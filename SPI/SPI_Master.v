==> flow/design.v <==
`timescale 1ns / 1ps
module SPI_Master(
output reg [7:0] out_data,
output mosi,
output  miso,
output sclk,
output [7:0] mastershift,
output [7:0] slaveshift,
input clk,
input cs,
input wr,
input rd,
input [7:0] in_data,
input [1:0] div
);
reg busy =0;
reg sclk =0;
reg [4:0] sclk_cnt=0;
reg [4:0] div_cnt=4'b0001;
reg [7:0] mastershift;
reg [7:0] slaveshift;
reg out;
reg miso = 0;
reg mosi = 0;
wire mosi_buf;
wire miso_buf;
wire [4:0]clk_div;
assign mosi_buf = mastershift[7];
assign miso_buf = slaveshift[7];
assign clk_div = (div==0)? 2: ((div==1)? 4: ((div==2)? 8: 16));
always @(posedge sclk) 
begin	
	mosi = mosi_buf;
	miso = miso_buf;
	mastershift = (mastershift<<1) | miso;	
	slaveshift = (slaveshift<<1) | mosi;
end
always @(posedge clk) 
begin
	if (!busy)
		begin
			if (cs && wr)
			begin			
				mastershift <= in_data;
				slaveshift <= 8'b0;
				busy<=1;
				out <=0;
			end
			else 
				if (cs && rd)
				begin
					busy<=1;					
					out <=1;					
				end
		end
	else
		begin
			if (!out) out_data <= 8'bxxxxxxxx;
			div_cnt<=div_cnt+1;
			if (div_cnt>=clk_div)
			begin
				div_cnt<=1;
				sclk<=!sclk;
				if (!sclk) sclk_cnt<=sclk_cnt+1;
				if (sclk_cnt==8) 
				begin
					busy<=0;
					sclk_cnt<=0;					
					if (out) out_data<=mastershift;
				end
			end
		end
end
endmodule
== Reports on SPI_Master ==
What the tools print for SPI_Master, step after step.
Lines are those of the file above, counted from 1.
Cell names lack the library's common part.
A cell with - has no value.

* Top: SPI_Master
* Clock: clk
* Standard-cell library: sky130hd
* Timing corner: tt_025C_1v80

== Elaborated design ==
Yosys after proc, flatten, opt, wreduce and memory -nomap, before mapping. Memory bits, and registers merged into a memory's read port (data or address), are not among the register bits. Print and check cells are not counted. Equal cells are merged and count once.

* Bits in registers: 21
* Output and inout port bits: 27
* Elaborated cells: 36
* Input bits: 14

* $lt $le $gt $ge: 1
* Bitwise gates (word level): 1
* Mux-type cells: 14
* Equality and inequality tests: 4
* $add $sub $neg: 2
* Reduce/logical cells: 8

{| class="wikitable"
|+ Operators with widths
! operator !! count
|-
| 8-bit 2-to-1 mux || 4
|-
| 5-bit 2-to-1 mux || 4
|-
| 5-bit by 1-bit adder with 5-bit output with constant B || 2
|-
| 1-bit 2-to-1 mux || 6
|-
| 5-bit by 4-bit == test with 1-bit output with constant B || 1
|-
| 5-bit greater-or-equal comparator || 1
|-
| 2-bit AND reduction || 2
|-
| 3-bit AND reduction || 1
|-
| 1-bit logical AND || 2
|-
| 2-bit by 1-bit == test with 1-bit output with constant B || 1
|-
| 2-bit by 1-bit != test with 1-bit output with constant B || 1
|-
| 2-bit == test with constant B || 1
|-
| 2-bit zero test || 1
|-
| 2-bit nonzero test || 1
|-
| 1-bit NOT || 1
|-
| 1-bit zero test || 1
|}

== Depth ==
Depth = most cells in a row (Yosys ltp): at word level without a register or memory, in the mapped netlist without a sequential cell, where the memories' decode and read muxes count.

* Depth after elaboration: 7
* ABC_AREA: 0
* Mapped depth: 6
* Gate-level depth less buffers: 6

== After synthesis ==
Source: synth_stat.txt of the flow (Yosys; design flattened, memories mapped). It holds for the ABC_AREA given above (unset counts as 0); a run with the other value may have another netlist.

* Flip-flops: 12
* Cell area after synthesis: 887.1 µm²
* Buffers: 26
* Sequential area: 350.3 µm²
* Standard cells after synthesis: 86

{| class="wikitable"
|+ Cells by type
! cell type !! count !! total area (µm²)
|-
| edfxtp_1 || 11 || 330.317
|-
| buf_4 || 26 || 195.187
|-
| ha_1 || 7 || 87.584
|-
| nor2_1 || 9 || 33.782
|-
| xnor2_1 || 3 || 26.275
|-
| xor2_1 || 3 || 26.275
|-
| nand3_1 || 5 || 25.024
|-
| dfxtp_1 || 1 || 20.019
|-
| inv_1 || 5 || 18.768
|-
| nor2b_4 || 1 || 13.763
|-
| and4bb_1 || 1 || 12.512
|-
| nand2b_1 || 2 || 12.512
|-
| o211ai_2 || 1 || 12.512
|-
| nand3_2 || 1 || 10.01
|-
| o211a_1 || 1 || 10.01
|-
| and2_2 || 1 || 7.507
|-
| o21a_1 || 1 || 7.507
|-
| a31oi_1 || 1 || 6.256
|}

Other cell types: 6; their cells: 6.

== Timing after synthesis ==
Source: OpenSTA report_checks on the synthesized netlist (no wires, ideal clock, input and output delay 20% of the period each), path of least setup slack; recovery checks are left aside. Register names are those of the netlist, which keeps one name where synthesis merged equal registers.

* Path kind: input-to-reg
* Start point: in div[0]
* End point: reg sclk_cnt[0]
* Clock period: 2650 ps
* Launch time at the first pin: 530 ps
* Required time: 2340 ps
* Driving pins on the path: 6
* Library setup time: 310 ps
* Path buffers: 0
* External input delay: 530 ps
* Path delay: 1350 ps
* Slack: 770 ps
* Data arrival time: 1570 ps
* Synthesis period reached: 1880 ps

"path delay" is the arrival time less input delay plus setup time.
"driving pins on the path" counts driving pins, that of a launching flip-flop among them; a cell with two outputs on the path counts twice.
"synthesis period reached" = period - worst setup slack (recovery checks aside). The figure is calculated, with input and output delays left at 20% of the set period.
The rows between start and end are the longest chain of elaborated cells between them; the timing report does not say that the signal goes this way. Where chains are equally long, one stands for them.
A line is the first line of the expression or statement that the cell stems from. Yosys adds cells for indexed reads and writes and turns some case tables into memories.

* Cells stage by stage: nand2b_1 -> ha_1 -> nand4_1 -> or2_0 -> nand3_2 -> o211a_1
* Cells in the longest elaborated chain: 6
* Elaborated cells between the ends (all ways): 8
* RTL lines with such cells: 2
* Classes of those cells: 1 x compare; 2 x eq/ne; 3 x mux; 2 x reduce/logical

{| class="wikitable"
|+ Ends and longest elaborated chain, post-synthesis
! item !! line !! RTL
|-
| start, declared || 14 || <nowiki>input [1:0] div</nowiki>
|-
| 2-bit == test || 30 || <nowiki>assign clk_div = (div==0)? 2: ((div==1)? 4: ((div==2)? 8: 16));</nowiki>
|-
| 5-bit 2-to-1 mux x3 || 30 ||
|-
| 5-bit greater-or-equal comparator || 60 || <nowiki>if (div_cnt>=clk_div)</nowiki>
|-
| 3-bit AND reduction || - ||
|-
| end, assigned || 64 || <nowiki>if (!sclk) sclk_cnt<=sclk_cnt+1;</nowiki>
|-
| end, assigned || 68 || <nowiki>sclk_cnt<=0;</nowiki>
|-
| end, declared || 18 || <nowiki>reg [4:0] sclk_cnt=0;</nowiki>
|}

== Worst path after layout ==
Path of least setup slack in the final report of run 1 (OpenROAD, finished layout, wires in). Where an end is a register, its clock arrival counts in the times.
The report prints the path's times to 10 ps; the period is as set.

* Path kind: input-to-reg
* Start point: in div[0]
* End point: reg sclk_cnt[3]
* Data arrival time: 2170 ps
* Slack: 310 ps
* Path buffers: 1
* External input delay: 500 ps
* Library setup time: 300 ps
* Launch time at the first pin: 500 ps
* Driving pins on the path: 7
* Required time: 2480 ps
* Clock period: 2520 ps

The rows between start and end are the longest chain of elaborated cells between them; the timing report does not say that the signal goes this way. Where chains are equally long, one stands for them.

* Cells stage by stage: clkdlybuf4s50_1 -> nand2_1 -> ha_1 -> nand4_1 -> or2_0 -> nand3_2 -> o211a_1
* Cells in the longest elaborated chain: 6
* Elaborated cells between the ends (all ways): 8
* RTL lines with such cells: 2
* Classes of those cells: 1 x compare; 2 x eq/ne; 3 x mux; 2 x reduce/logical

{| class="wikitable"
|+ Ends and longest elaborated chain, after layout
! item !! line !! RTL
|-
| start, declared || 14 || <nowiki>input [1:0] div</nowiki>
|-
| 2-bit == test || 30 || <nowiki>assign clk_div = (div==0)? 2: ((div==1)? 4: ((div==2)? 8: 16));</nowiki>
|-
| 5-bit 2-to-1 mux x3 || 30 ||
|-
| 5-bit greater-or-equal comparator || 60 || <nowiki>if (div_cnt>=clk_div)</nowiki>
|-
| 3-bit AND reduction || - ||
|-
| end, assigned || 64 || <nowiki>if (!sclk) sclk_cnt<=sclk_cnt+1;</nowiki>
|-
| end, assigned || 68 || <nowiki>sclk_cnt<=0;</nowiki>
|-
| end, declared || 18 || <nowiki>reg [4:0] sclk_cnt=0;</nowiki>
|}

Ticket comment

SPI_Master through Yosys and OpenROAD on sky130hd: 2 stored runs, unordered, with their settings and measured results. The constraints put input and output delay at 20% of the set period each and load the outputs with 0.01 pF.
"period achieved": clock period set for the run, less the worst setup slack. It is reckoned from that one timing run; input and output delays stay at 20% of the period that was set.
By "critical setup path time" is meant the share of the clock period that the worst setup path is allowed (20% is reserved at inputs, 20% at outputs), minus its slack. Clock arrival times at its registers enter into it.
"power consumption" rests on the timing tool's default activity at the inputs, not on a simulated workload.
"critical setup path time" is given in steps of 10 ps.

=== Run 1 ===
{| class="wikitable"
! Setting !! Value
|-
| period_ns || 2.52
|-
| CORE_UTILIZATION || 50
|-
| SETUP_SLACK_MARGIN || 0.11
|-
| CELL_PAD_IN_SITES_DETAIL_PLACEMENT || 2
|-
| GPL_ROUTABILITY_DRIVEN || 0
|-
| CTS_CLUSTER_DIAMETER || 273
|-
| SLEW_MARGIN || 0
|-
| MIN_ROUTING_LAYER || met1
|-
| MAX_ROUTING_LAYER || met4
|-
| CAP_MARGIN || 20
|-
| CORE_MARGIN || 2
|-
! Result !! Value
|-
| Setup TNS || 0 ps
|-
| Power consumption || 0.001093 W
|-
| Area of the synthesized netlist || 887.1 µm²
|-
| Critical setup path time || 1710 ps
|-
| Worst setup path kind || input-to-reg
|-
| Final design utilization || 53.3 %
|-
| Period achieved || 2209 ps
|-
| Standard-cell area after layout || 900.9 µm²
|-
| Worst setup slack after layout || 311 ps
|-
| Die footprint || 2127.1 µm²
|-
| Smallest hold slack || 586 ps
|}

=== Run 2 ===
{| class="wikitable"
! Setting !! Value
|-
| period_ns || 1.57
|-
| CORE_UTILIZATION || 17
|-
| SETUP_SLACK_MARGIN || 0.11
|-
| PLACE_DENSITY || 0.47
|-
| CORE_MARGIN || 4
|-
| CELL_PAD_IN_SITES_DETAIL_PLACEMENT || 2
|-
| ABC_AREA || 1
|-
| CTS_CLUSTER_DIAMETER || 371
|-
| CAP_MARGIN || 25
|-
| SLEW_MARGIN || 40
|-
| MAX_ROUTING_LAYER || met4
|-
! Result !! Value
|-
| Standard-cell area after layout || 1257.5 µm²
|-
| Area of the synthesized netlist || 919.6 µm²
|-
| Worst setup slack after layout || 7 ps
|-
| Final design utilization || 24.3 %
|-
| Setup TNS || 0 ps
|-
| Die footprint || 6650.4 µm²
|-
| Power consumption || 0.00236 W
|-
| Critical setup path time || 1560 ps
|-
| Worst setup path kind || reg-to-reg
|-
| Period achieved || 1563 ps
|-
| Smallest hold slack || 590 ps
|}
